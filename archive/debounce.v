==> flow/design.v <==
module debounce (clk,rst,key,key_pulse);
        parameter       N  =  1;                       
	input             clk;
        input             rst;
        input 	[N-1:0]   key;                         
	output  [N-1:0]   key_pulse;                   
        reg     [N-1:0]   key_rst_pre;                 
        reg     [N-1:0]   key_rst;                     
        wire    [N-1:0]   key_edge;                    
        always @(posedge clk  or  negedge rst)
          begin
             if (!rst) begin
                 key_rst <= {N{1'b1}};                 
                 key_rst_pre <= {N{1'b1}};
             end
             else begin
                 key_rst <= key;                      
                 key_rst_pre <= key_rst;              
             end    
           end
        assign  key_edge = key_rst_pre & (~key_rst); 
        reg	[17:0]	  cnt;                        
        always @(posedge clk or negedge rst)
           begin
             if(!rst)
                cnt <= 18'h0;
             else if(key_edge)
                cnt <= 18'h0;
             else
                cnt <= cnt + 1'h1;
             end  
        reg     [N-1:0]   key_sec_pre;                 
        reg     [N-1:0]   key_sec;                    
        always @(posedge clk  or  negedge rst)
          begin
             if (!rst) 
                 key_sec <= {N{1'b1}};                
             else if (cnt==18'h3ffff)
                 key_sec <= key;  
          end
       always @(posedge clk  or  negedge rst)
          begin
             if (!rst)
                 key_sec_pre <= {N{1'b1}};
             else                   
                 key_sec_pre <= key_sec;             
         end      
       assign  key_pulse = key_sec_pre & (~key_sec);     
endmodule
Step by step through the tools: debounce. Tool output for the design above, in the order of the flow. Line numbers count from 1 in the design file above. Cell names lack the library's common part. The mark - stands for no value.

Top module: debounce. Clock port: clk. Library: sky130hd. Corner: tt_025C_1v80.

Elaborated design. Counts by Yosys on the flattened word-level netlist (proc, flatten, opt, wreduce; memories kept). Register bits leave out memories and registers merged into their read ports (data or address); mux counts leave out enables and synchronous resets folded into registers. Print and check cells are left out. Cells with the same type and inputs are merged into one.

For flip-flop bits (word level) the number is 22. Output and inout port bits: 1. The entry for elaborated cells reads 12.

For $add $sub $neg the number is 1. The entry for eq/ne operators reads 1. The figure for mux-type cells is 1. For bitwise gates (word level) the number is 4.

Operator list (number): 18-bit by 1-bit adder with 18-bit output (second input constant) (1); 18-bit == test (second input constant) (1); 18-bit two-way mux (1); 1-bit bitwise AND (2); 1-bit inverter (2).

Depth. Yosys ltp: most cells in a row. Word level: on the elaborated netlist, between registers, memories and ports. Mapped: between sequential cells and ports; inverters and the memories' decode and read muxes count.

The figure for word-level depth is 3. The figure for ABC_AREA is 0. Gate-level depth with buffers: 5. Gate-level depth less buffers: 5.

After synthesis. Source: synth_stat.txt of the flow (Yosys; design flattened, memories mapped). It holds for the ABC_AREA given above (unset counts as 0); a run with the other value may have another netlist. The area totals of this step are shown rounded.

Cells by type: dfrtp_1 (number 18, total area 450.432 µm²); dfstp_2 (number 4, total area 105.101 µm²); nor2_1 (number 14, total area 52.55 µm²); xnor2_1 (number 6, total area 52.55 µm²); nand3_1 (number 10, total area 50.048 µm²); xor2_1 (number 5, total area 43.792 µm²); nor4_2 (number 2, total area 25.024 µm²); nand4_4 (number 1, total area 21.27 µm²); nor4_4 (number 1, total area 21.27 µm²); mux2i_1 (number 2, total area 20.019 µm²); nand2_1 (number 5, total area 18.768 µm²); nand2b_1 (number 3, total area 18.768 µm²); nand4_1 (number 3, total area 18.768 µm²); and4_1 (number 2, total area 17.517 µm²); a21oi_1 (number 3, total area 15.014 µm²); mux2_4 (number 1, total area 15.014 µm²); ha_1 (number 1, total area 12.512 µm²); nor2b_1 (number 2, total area 12.512 µm²).

Other cell types: 12; their cells: 14.

The figure for cells in the netlist is 97. For chip area (Yosys) the number is 1060 µm². The figure for sequential area is 556 µm². The figure for mapped flip-flops is 22. Buffer cells: 1.

Timing after synthesis. Path of least setup slack by OpenSTA after synthesis, without wires, with an ideal clock, recovery checks aside; 20% of the period is set as input and as output delay. Where synthesis merged equal registers, the netlist keeps one of their names.

Kind: register to register. From: reg cnt[0]. To: reg key_sec. The entry for clock period reads 2140 ps. Under arrival time stands 1279 ps. The figure for required time is 2058 ps. For slack the number is 779 ps. Path delay: 1361 ps. The figure for stages on the path is 6. The figure for buffers on the path is 0. The figure for synthesis period reached is 1361 ps.

"path delay" = arrival - input delay + setup time. "stages on the path": output pins that drive a net of the path, with the launching flip-flop's if there is one; two outputs of one cell count as two. "synthesis period reached" is the clock period less the worst setup slack; recovery checks do not enter. This is arithmetic on one report: input and output delays are still those of the set period (20% each). The rows between start and end are the longest chain of elaborated cells between them; the timing report does not say that the signal goes this way. Where chains are equally long, one stands for them. Each line given opens the expression or statement behind the cell; cells for indexed reads and writes are added by Yosys, which also makes memories of some case tables. A register here has more assigning lines than the two given.

Cell sequence: dfrtp_1 -> ha_1 -> nand3_2 -> nor3_2 -> nand3_1 -> mux2_4. The entry for length of the longest elaborated chain reads 1. For elaborated cells on any way between the ends the number is 1. Classes of those cells: eq/ne: 1.

Ends and longest elaborated chain, after synthesis: start, declared (line 22) `reg [17:0] cnt;`; start, assigned (line 26) `cnt <= 18'h0;`; start, assigned (line 30) `cnt <= cnt + 1'h1;`; 18-bit == test (line 38) `else if (cnt==18'h3ffff)`; end, assigned (line 37) `key_sec <= {N{1'b1}};`; end, assigned (line 39) `key_sec <= key;`; end, declared (line 33) `reg     [N-1:0]   key_sec;`.

Worst path after layout. From the final timing report of flow run A: the path of least setup slack in the routed layout; clock arrival at registers is part of the times. The report prints the path's times to 10 ps; the period is as set.

Kind: register to output. From: reg key_sec_pre. To: out key_pulse[0]. The entry for clock period reads 2130 ps. For external output delay the number is 430 ps. Under arrival time stands 1550 ps. The figure for required time is 1700 ps. For slack the number is 160 ps. The figure for stages on the path is 3. The figure for buffers on the path is 1.

The rows between start and end are the longest chain of elaborated cells between them; the timing report does not say that the signal goes this way. Where chains are equally long, one stands for them.

Cell sequence: dfstp_2 -> nor2b_1 -> clkdlybuf4s50_1. The entry for length of the longest elaborated chain reads 1. For elaborated cells on any way between the ends the number is 1. Classes of those cells: logic: 1.

Ends and longest elaborated chain, after layout: start, declared (line 32) `reg     [N-1:0]   key_sec_pre;`; start, assigned (line 44) `key_sec_pre <= {N{1'b1}};`; start, assigned (line 46) `key_sec_pre <= key_sec;`; 1-bit bitwise AND (line 48) `assign  key_pulse = key_sec_pre & (~key_sec);`; end, declared (line 6) `output [N-1:0] key_pulse;`.

Module debounce, platform sky130hd: 2 stored runs of the flow (Yosys, OpenROAD) with differing settings, in no particular order. Input and output delays are each 20% of the period that was set; the output load is 0.01 pF. "reached clock period": clock period set for the run, less the worst setup slack. It is reckoned from that one timing run; input and output delays stay at 20% of the period that was set. "time used up by the worst setup path": the worst setup path's part of the clock period (all of it between registers, 20% less for each end at a port) less its slack. A launch clock that arrives late makes it longer, a capture clock that arrives late makes it shorter. By "total design power" is meant OpenSTA's value without simulated activity: inputs other than the clock are taken to toggle once in ten clock periods, and the tool carries that through the logic. "time used up by the worst setup path" is given in steps of 10 ps. Measured values are rounded.

Files of flow run A:
==> flow/run.sh <==
#!/bin/bash
# the make line also repeats the synthesis and layout settings of config.mk as NAME=value (left out here)
make -C /OpenROAD-flow-scripts/flow DESIGN_CONFIG=/design/flow/config.mk WORK_HOME=/design/flow/orfs CLKGATE_MAP_FILE= finish
==> flow/config.mk <==
export PLATFORM = sky130hd
export DESIGN_NAME = debounce
export DESIGN_NICKNAME = debounce
export VERILOG_FILES = /design/flow/design.v
export SDC_FILE = /design/flow/constraint.sdc
export NUM_CORES = 4
export LEC_CHECK = 0
export CAP_MARGIN = 20
export CORE_MARGIN = 10
export CORE_UTILIZATION = 36
export CTS_CLUSTER_DIAMETER = 118
export CTS_CLUSTER_SIZE = 69
export MIN_ROUTING_LAYER = met2
export PLACE_DENSITY_LB_ADDON = 0.22
export SLEW_MARGIN = 20
export TNS_END_PERCENT = 40
==> flow/constraint.sdc <==
create_clock -name core_clock -period 2.13 [get_ports {clk}]
set_input_delay 0.4260 -clock core_clock [delete_from_list [all_inputs] [get_ports {clk}]]
set_output_delay 0.4260 -clock core_clock [all_outputs]
set_load 0.01 [all_outputs]

Results of flow run A. The reached clock period comes to 1974 ps. The standard-cell area after layout stands at 1180 µm². The total negative slack on setup checks comes to 0 ps. The measured final design utilization is 0.424. The measured total design power is 0.815 mW. The measured Yosys chip area after synthesis is 1060 µm². For the full die area the run shows 5530 µm². The time used up by the worst setup path stands at 1550 ps. Type of the worst setup path: register to output. The setup slack of the critical path is 156 ps.

Files of flow run B:
==> flow/run.sh <==
#!/bin/bash
# the make line also repeats the synthesis and layout settings of config.mk as NAME=value (left out here)
make -C /OpenROAD-flow-scripts/flow DESIGN_CONFIG=/design/flow/config.mk WORK_HOME=/design/flow/orfs CLKGATE_MAP_FILE= finish
==> flow/config.mk <==
export PLATFORM = sky130hd
export DESIGN_NAME = debounce
export DESIGN_NICKNAME = debounce
export VERILOG_FILES = /design/flow/design.v
export SDC_FILE = /design/flow/constraint.sdc
export NUM_CORES = 4
export LEC_CHECK = 0
export ABC_AREA = 1
export CAP_MARGIN = 35
export CORE_ASPECT_RATIO = 0.89
export CORE_MARGIN = 2
export CORE_UTILIZATION = 55
export CTS_CLUSTER_DIAMETER = 138
export GPL_TIMING_DRIVEN = 0
export MIN_ROUTING_LAYER = met1
export PLACE_DENSITY = 0.49
export SETUP_SLACK_MARGIN = -0.14
export SLEW_MARGIN = 25
==> flow/constraint.sdc <==
create_clock -name core_clock -period 1.81 [get_ports {clk}]
set_input_delay 0.3620 -clock core_clock [delete_from_list [all_inputs] [get_ports {clk}]]
set_output_delay 0.3620 -clock core_clock [all_outputs]
set_load 0.01 [all_outputs]

Results of flow run B. The reached clock period comes to 1852 ps. The standard-cell area after layout stands at 1220 µm². The total negative slack on setup checks comes to -42 ps. The measured final design utilization is 0.642. The measured total design power is 1.03 mW. The measured Yosys chip area after synthesis is 1090 µm². For the full die area the run shows 2350 µm². The time used up by the worst setup path stands at 1490 ps. Type of the worst setup path: register to output. The setup slack of the critical path is -42 ps.
